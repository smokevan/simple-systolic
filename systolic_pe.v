==> flow/design.v <==
`default_nettype none
module systolic_pe(
  clk, reset, cntrl,
  i_stb, o_stb, i_busy, o_busy,
  data_in, weight_in, acc_in,
  acc_out, data_out, weight_out
);
  parameter data_size = 8;
  parameter acc_width = 32;
  input wire clk;
  input wire reset;
  input wire cntrl;
  input wire i_stb;
  input wire i_busy;
  input [data_size - 1:0] data_in;
  input [data_size - 1:0] weight_in;
  input [acc_width - 1:0] acc_in;
  output reg [acc_width - 1:0] acc_out;
  output reg [data_size - 1:0] data_out;
  output reg [data_size - 1:0] weight_out;
  output reg o_stb;
  output reg o_busy;
  reg [data_size + data_size - 1:0] mul_result; 
  reg [acc_width - 1:0] acc_reg;                 
  reg [data_size - 1:0] weight_reg;
  reg [data_size - 1:0] data_reg;
  localparam IDLE = 3'b000;
  localparam PROCESSING1 = 3'b001;
  localparam PROCESSING2 = 3'b010;
  localparam PROCESSING3 = 3'b011;
  localparam OUTPUT_READY = 3'b100;
  reg [2:0] state;
  always @(posedge clk) begin
    if (reset) begin
      o_stb <= 1'b0;
      o_busy <= 1'b0;
      acc_reg <= 0;
      mul_result <= 0;
      weight_reg <= 0;
      data_reg <= 0;
      state <= IDLE;
      acc_out <= 0;
      data_out <= 0;
      weight_out <= 0;
    end
    else begin
      case (state)
        IDLE: begin
          o_stb <= 1'b0;   
          if (i_stb) begin
            data_reg <= data_in;
            weight_reg <= weight_in;
            acc_reg <= acc_in;
            o_busy <= 1'b1;   
            state <= PROCESSING1;
          end
          else begin
            o_busy <= 1'b0;   
          end
        end
        PROCESSING1: begin
          mul_result <= data_reg * weight_reg;          
          state <= PROCESSING2;
        end
        PROCESSING2: begin
          acc_reg <= acc_in + mul_result;   
          state <= PROCESSING3;
        end
        PROCESSING3: begin
          acc_out <= acc_reg;  
          data_out <= data_reg;  
          weight_out <= weight_reg;  
          o_stb <= 1'b1;   
          state <= OUTPUT_READY;  
        end
        OUTPUT_READY: begin
          if (!i_busy) begin
            o_stb <= 1'b0;
            if (i_stb) begin
              data_reg <= data_in;
              weight_reg <= weight_in;
              acc_reg <= acc_in;
              state <= PROCESSING1;
            end
            else begin
              o_busy <= 1'b0;
              state <= IDLE;
            end
          end else begin
            o_stb <= 1'b1;
            state <= OUTPUT_READY;
          end
        end
        default: state <= IDLE;
      endcase
    end
  end
endmodule
* Step by step through the tools: systolic_pe
The steps from the RTL of systolic_pe to its reports follow in flow order.
Line numbers count from 1 in the design file above.
Operators: Yosys type, input widths -> output width; for muxes data width and select width s.
Library cell names are shortened.
A cell with - has no value.
- Design top :: systolic_pe
- Clock input :: clk
- Cell library :: sky130hd
- Timing corner :: tt_025C_1v80

* Word level
Source: Yosys, flattened and elaborated, memories not mapped. Widths are those after wreduce. Registers that Yosys merges into a memory's read port (data or address) are not register bits. Print and check cells do not count.
- Flip-flop bits (word level) :: 117
- Bits in latches :: 0
- Memories :: 0
- Cells after elaboration :: 45
- ROM bits :: 0
- Clocked read ports x word width :: 0
- Input bits :: 53
- Bits in writable memories :: 0
- Multiplexer cells :: 19
- $mul :: 1
- Shifts and indexed selects :: 0
- Bitwise logic cells :: 0
- Magnitude comparators :: 0
- $add $sub $neg :: 1
- Reduce/logical cells :: 7
- Divide/modulo/power cells :: 0
- Equality and inequality tests :: 7
** Operator list (count)
- $mul 8x8->16 :: 1
- $pmux 32 s3 :: 1
- $mux 32 :: 2
- $add 32x16->32 :: 1
- $pmux 8 s2 :: 2
- $mux 8 :: 4
- $pmux 3 s5 :: 1
- $ne 2x2->1 const B :: 3
- $eq 3x2->1 const B :: 2
- $reduce_bool 3->1 :: 2
- $mux 3 :: 2
- $mux 1 :: 5
- $reduce_and 2->1 :: 2
- $eq 3x1->1 const B :: 1
- $eq 3x3->1 const B :: 1
- $logic_not 3->1 :: 1
- $reduce_and 3->1 :: 1
- $pmux 1 s3 :: 1
- $reduce_bool 2->1 :: 1
- $pmux 1 s2 :: 1

* Longest topological paths
Yosys ltp: most cells in a row. Word level: on the elaborated netlist, between registers, memories and ports. Mapped: between sequential cells and ports; inverters and the memories' decode and read muxes count.
- Depth after elaboration :: 3
- ABC_AREA :: 0
- Mapped depth :: 18
- Gate-level depth less buffers :: 17

* Synthesis result
The flow's flattened synthesis, as Yosys stat reports it; memories are mapped. The netlist is that of the ABC_AREA named above (0 if unset); the other value can give another one.
- Buffer cells :: 43
- Standard cells after synthesis :: 851
- Area of sequential cells :: 2382.3 um^2
- Mapped flip-flops :: 119
- Cell area after synthesis :: 7559.8 um^2
** Cell types
- dfxtp_1 :: count 119, area in all 2.38E+03 um^2
- mux2i_1 :: count 76, area in all 760.73 um^2
- fa_1 :: count 37, area in all 740.71 um^2
- ha_1 :: count 52, area in all 650.624 um^2
- nor2_1 :: count 127, area in all 476.707 um^2
- and2_1 :: count 53, area in all 331.568 um^2
- inv_1 :: count 54, area in all 202.694 um^2
- a211oi_1 :: count 24, area in all 180.173 um^2
- a21oi_1 :: count 36, area in all 180.173 um^2
- nand2_1 :: count 48, area in all 180.173 um^2
- xnor2_1 :: count 16, area in all 140.134 um^2
- clkbuf_1 :: count 34, area in all 127.622 um^2
- o21ai_0 :: count 20, area in all 100.096 um^2
- a311oi_1 :: count 9, area in all 78.826 um^2
- a21o_1 :: count 10, area in all 75.072 um^2
- and3_1 :: count 12, area in all 75.072 um^2
- xor2_1 :: count 8, area in all 70.067 um^2
- nand2b_1 :: count 8, area in all 50.048 um^2
Other cell types: 42; their cells: 108.

* Path before layout
Path of least setup slack by OpenSTA after synthesis, without wires, with an ideal clock, recovery checks aside; 20% of the period is set as input and as output delay. Where synthesis merged equal registers, the netlist keeps one of their names.
- Path kind :: register to register
- Start :: register weight_reg[7]
- End :: register mul_result[13]
- Buffers on the path :: 1
- Data arrival time :: 4.488 ns
- Clock period :: 5.0 ns
- Delay of the path :: 4.579 ns
- Driving pins on the path :: 18
- Launch time at the first pin :: 0.000 ns
- Slack :: 0.421 ns
- Period reached after synthesis :: 4.579 ns
"delay of the path" = arrival - input delay + setup time.
"driving pins on the path" counts driving pins, that of a launching flip-flop among them; a cell with two outputs on the path counts twice.
"period reached after synthesis" = period - worst setup slack (recovery checks aside). The figure is calculated, with input and output delays left at 20% of the set period.
The rows between start and end are the longest chain of elaborated cells between them; the timing report does not say that the signal goes this way. Where chains are equally long, one stands for them.
Each line given opens the expression or statement behind the cell; cells for indexed reads and writes are added by Yosys, which also makes memories of some case tables.
A register here has more assigning lines than the two given.
- Path through :: dfxtp_1 -> clkbuf_1 -> nand2_1 -> fa_1 -> fa_1 -> inv_1 -> fa_1 -> inv_1 -> fa_1 -> inv_1 -> ha_1 -> a21oi_1 -> nor2b_1 -> a31o_2 -> o41ai_2 -> o21ai_1 -> mux2_1 -> a311oi_1
- Length of the longest elaborated chain :: 1
** RTL lines, path post-synthesis
- start, declared :: RTL line 25 : reg [data_size - 1:0] weight_reg;
- start, assigned :: RTL line 52 : weight_reg <= weight_in;
- start, assigned :: RTL line 81 : weight_reg <= weight_in;
- $mul 8x8->16 :: RTL line 62 : mul_result <= data_reg * weight_reg;
- end, assigned :: RTL line 38 : mul_result <= 0;
- end, assigned :: RTL line 62
- end, declared :: RTL line 23 : reg [data_size + data_size - 1:0] mul_result;

* Worst path after layout
Path of least setup slack in the final report of entry A (OpenROAD, finished layout, wires in). Where an end is a register, its clock arrival counts in the times.
- Path kind :: register to register
- Start :: register data_reg[1]
- End :: register mul_result[13]
- Launch time at the first pin :: 0.41 ns
- Clock period :: 5.65 ns
- Buffers on the path :: 0
- Driving pins on the path :: 17
- Slack :: 0.66 ns
- Data arrival time :: 5.33 ns
The rows between start and end are the longest chain of elaborated cells between them; the timing report does not say that the signal goes this way. Where chains are equally long, one stands for them.
A register here has more assigning lines than the two given.
- Path through :: dfxtp_1 -> nand2_1 -> fa_1 -> fa_1 -> inv_1 -> fa_1 -> inv_1 -> fa_1 -> inv_1 -> ha_1 -> a21oi_1 -> nor2b_1 -> a31o_2 -> o41ai_2 -> o21ai_1 -> mux2_1 -> a311oi_1
- Length of the longest elaborated chain :: 1
** RTL lines, path post-layout
- start, declared :: RTL line 26 : reg [data_size - 1:0] data_reg;
- start, assigned :: RTL line 51 : data_reg <= data_in;
- start, assigned :: RTL line 80 : data_reg <= data_in;
- $mul 8x8->16 :: RTL line 62 : mul_result <= data_reg * weight_reg;
- end, assigned :: RTL line 38 : mul_result <= 0;
- end, assigned :: RTL line 62
- end, declared :: RTL line 23 : reg [data_size + data_size - 1:0] mul_result;

Wiki page: systolic_pe / flow data

Measured results for systolic_pe: 2 stored runs of the Yosys and OpenROAD flow on sky130hd. The settings differ; the order carries no meaning. The constraints put input and output delay at 20% of the set period each and load the outputs with 0.01 pF.
"achieved clock period": clock period set for the run, less the worst setup slack. It is reckoned from that one timing run; input and output delays stay at 20% of the period that was set.
"time of the worst setup path": the worst setup path's part of the clock period (all of it between registers, 20% less for each end at a port) less its slack. A launch clock that arrives late makes it longer, a capture clock that arrives late makes it shorter.
"total power of the final layout" rests on the timing tool's default activity at the inputs, not on a simulated workload.

* Entry A
** Files
==> flow/run.sh <==
#!/bin/bash
# the make line also repeats the synthesis and layout settings of config.mk as NAME=value (left out here)
make -C /OpenROAD-flow-scripts/flow DESIGN_CONFIG=/design/flow/config.mk WORK_HOME=/design/flow/orfs CLKGATE_MAP_FILE= finish
==> flow/config.mk <==
export PLATFORM = sky130hd
export DESIGN_NAME = systolic_pe
export DESIGN_NICKNAME = systolic_pe
export VERILOG_FILES = /design/flow/design.v
export SDC_FILE = /design/flow/constraint.sdc
export NUM_CORES = 4
export LEC_CHECK = 0
export CAP_MARGIN = 5
export CORE_MARGIN = 2
export CORE_UTILIZATION = 22
export CTS_CLUSTER_SIZE = 86
export GPL_ROUTABILITY_DRIVEN = 1
export MIN_ROUTING_LAYER = met1
export PLACE_DENSITY_LB_ADDON = 0.06
export SETUP_SLACK_MARGIN = 0.14
export SLEW_MARGIN = 20
==> flow/constraint.sdc <==
create_clock -name core_clock -period 5.65 [get_ports {clk}]
set_input_delay 1.1300 -clock core_clock [delete_from_list [all_inputs] [get_ports {clk}]]
set_output_delay 1.1300 -clock core_clock [all_outputs]
set_load 0.01 [all_outputs]
** Results
- Setup slack of the critical path :: 0.655 ns
- Time of the worst setup path :: 4.99 ns
- Worst setup path type :: register to register
- Setup total negative slack :: 0.000 ns
- Final worst hold slack :: 0.469 ns
- Overall die area :: 35861.0 um^2
- Std-cell area (final layout) :: 9638.0 um^2
- Achieved clock period :: 4.995 ns
- Utilization :: 28.6 %
- Chip area after synthesis (Yosys) :: 7559.8 um^2
- Total power of the final layout :: 2.281 mW

* Entry B
** Files
==> flow/run.sh <==
#!/bin/bash
# the make line also repeats the synthesis and layout settings of config.mk as NAME=value (left out here)
make -C /OpenROAD-flow-scripts/flow DESIGN_CONFIG=/design/flow/config.mk WORK_HOME=/design/flow/orfs CLKGATE_MAP_FILE= finish
==> flow/config.mk <==
export PLATFORM = sky130hd
export DESIGN_NAME = systolic_pe
export DESIGN_NICKNAME = systolic_pe
export VERILOG_FILES = /design/flow/design.v
export SDC_FILE = /design/flow/constraint.sdc
export NUM_CORES = 4
export LEC_CHECK = 0
export CAP_MARGIN = 20
export CORE_MARGIN = 2
export CORE_UTILIZATION = 34
export SLEW_MARGIN = 20
==> flow/constraint.sdc <==
create_clock -name core_clock -period 5.5 [get_ports {clk}]
set_input_delay 1.1000 -clock core_clock [delete_from_list [all_inputs] [get_ports {clk}]]
set_output_delay 1.1000 -clock core_clock [all_outputs]
set_load 0.01 [all_outputs]
** Results
- Setup slack of the critical path :: 0.613 ns
- Time of the worst setup path :: 4.89 ns
- Worst setup path type :: register to register
- Setup total negative slack :: 0.000 ns
- Final worst hold slack :: 0.463 ns
- Overall die area :: 23442.7 um^2
- Std-cell area (final layout) :: 9481.6 um^2
- Achieved clock period :: 4.887 ns
- Utilization :: 43.4 %
- Chip area after synthesis (Yosys) :: 7559.8 um^2
- Total power of the final layout :: 2.454 mW
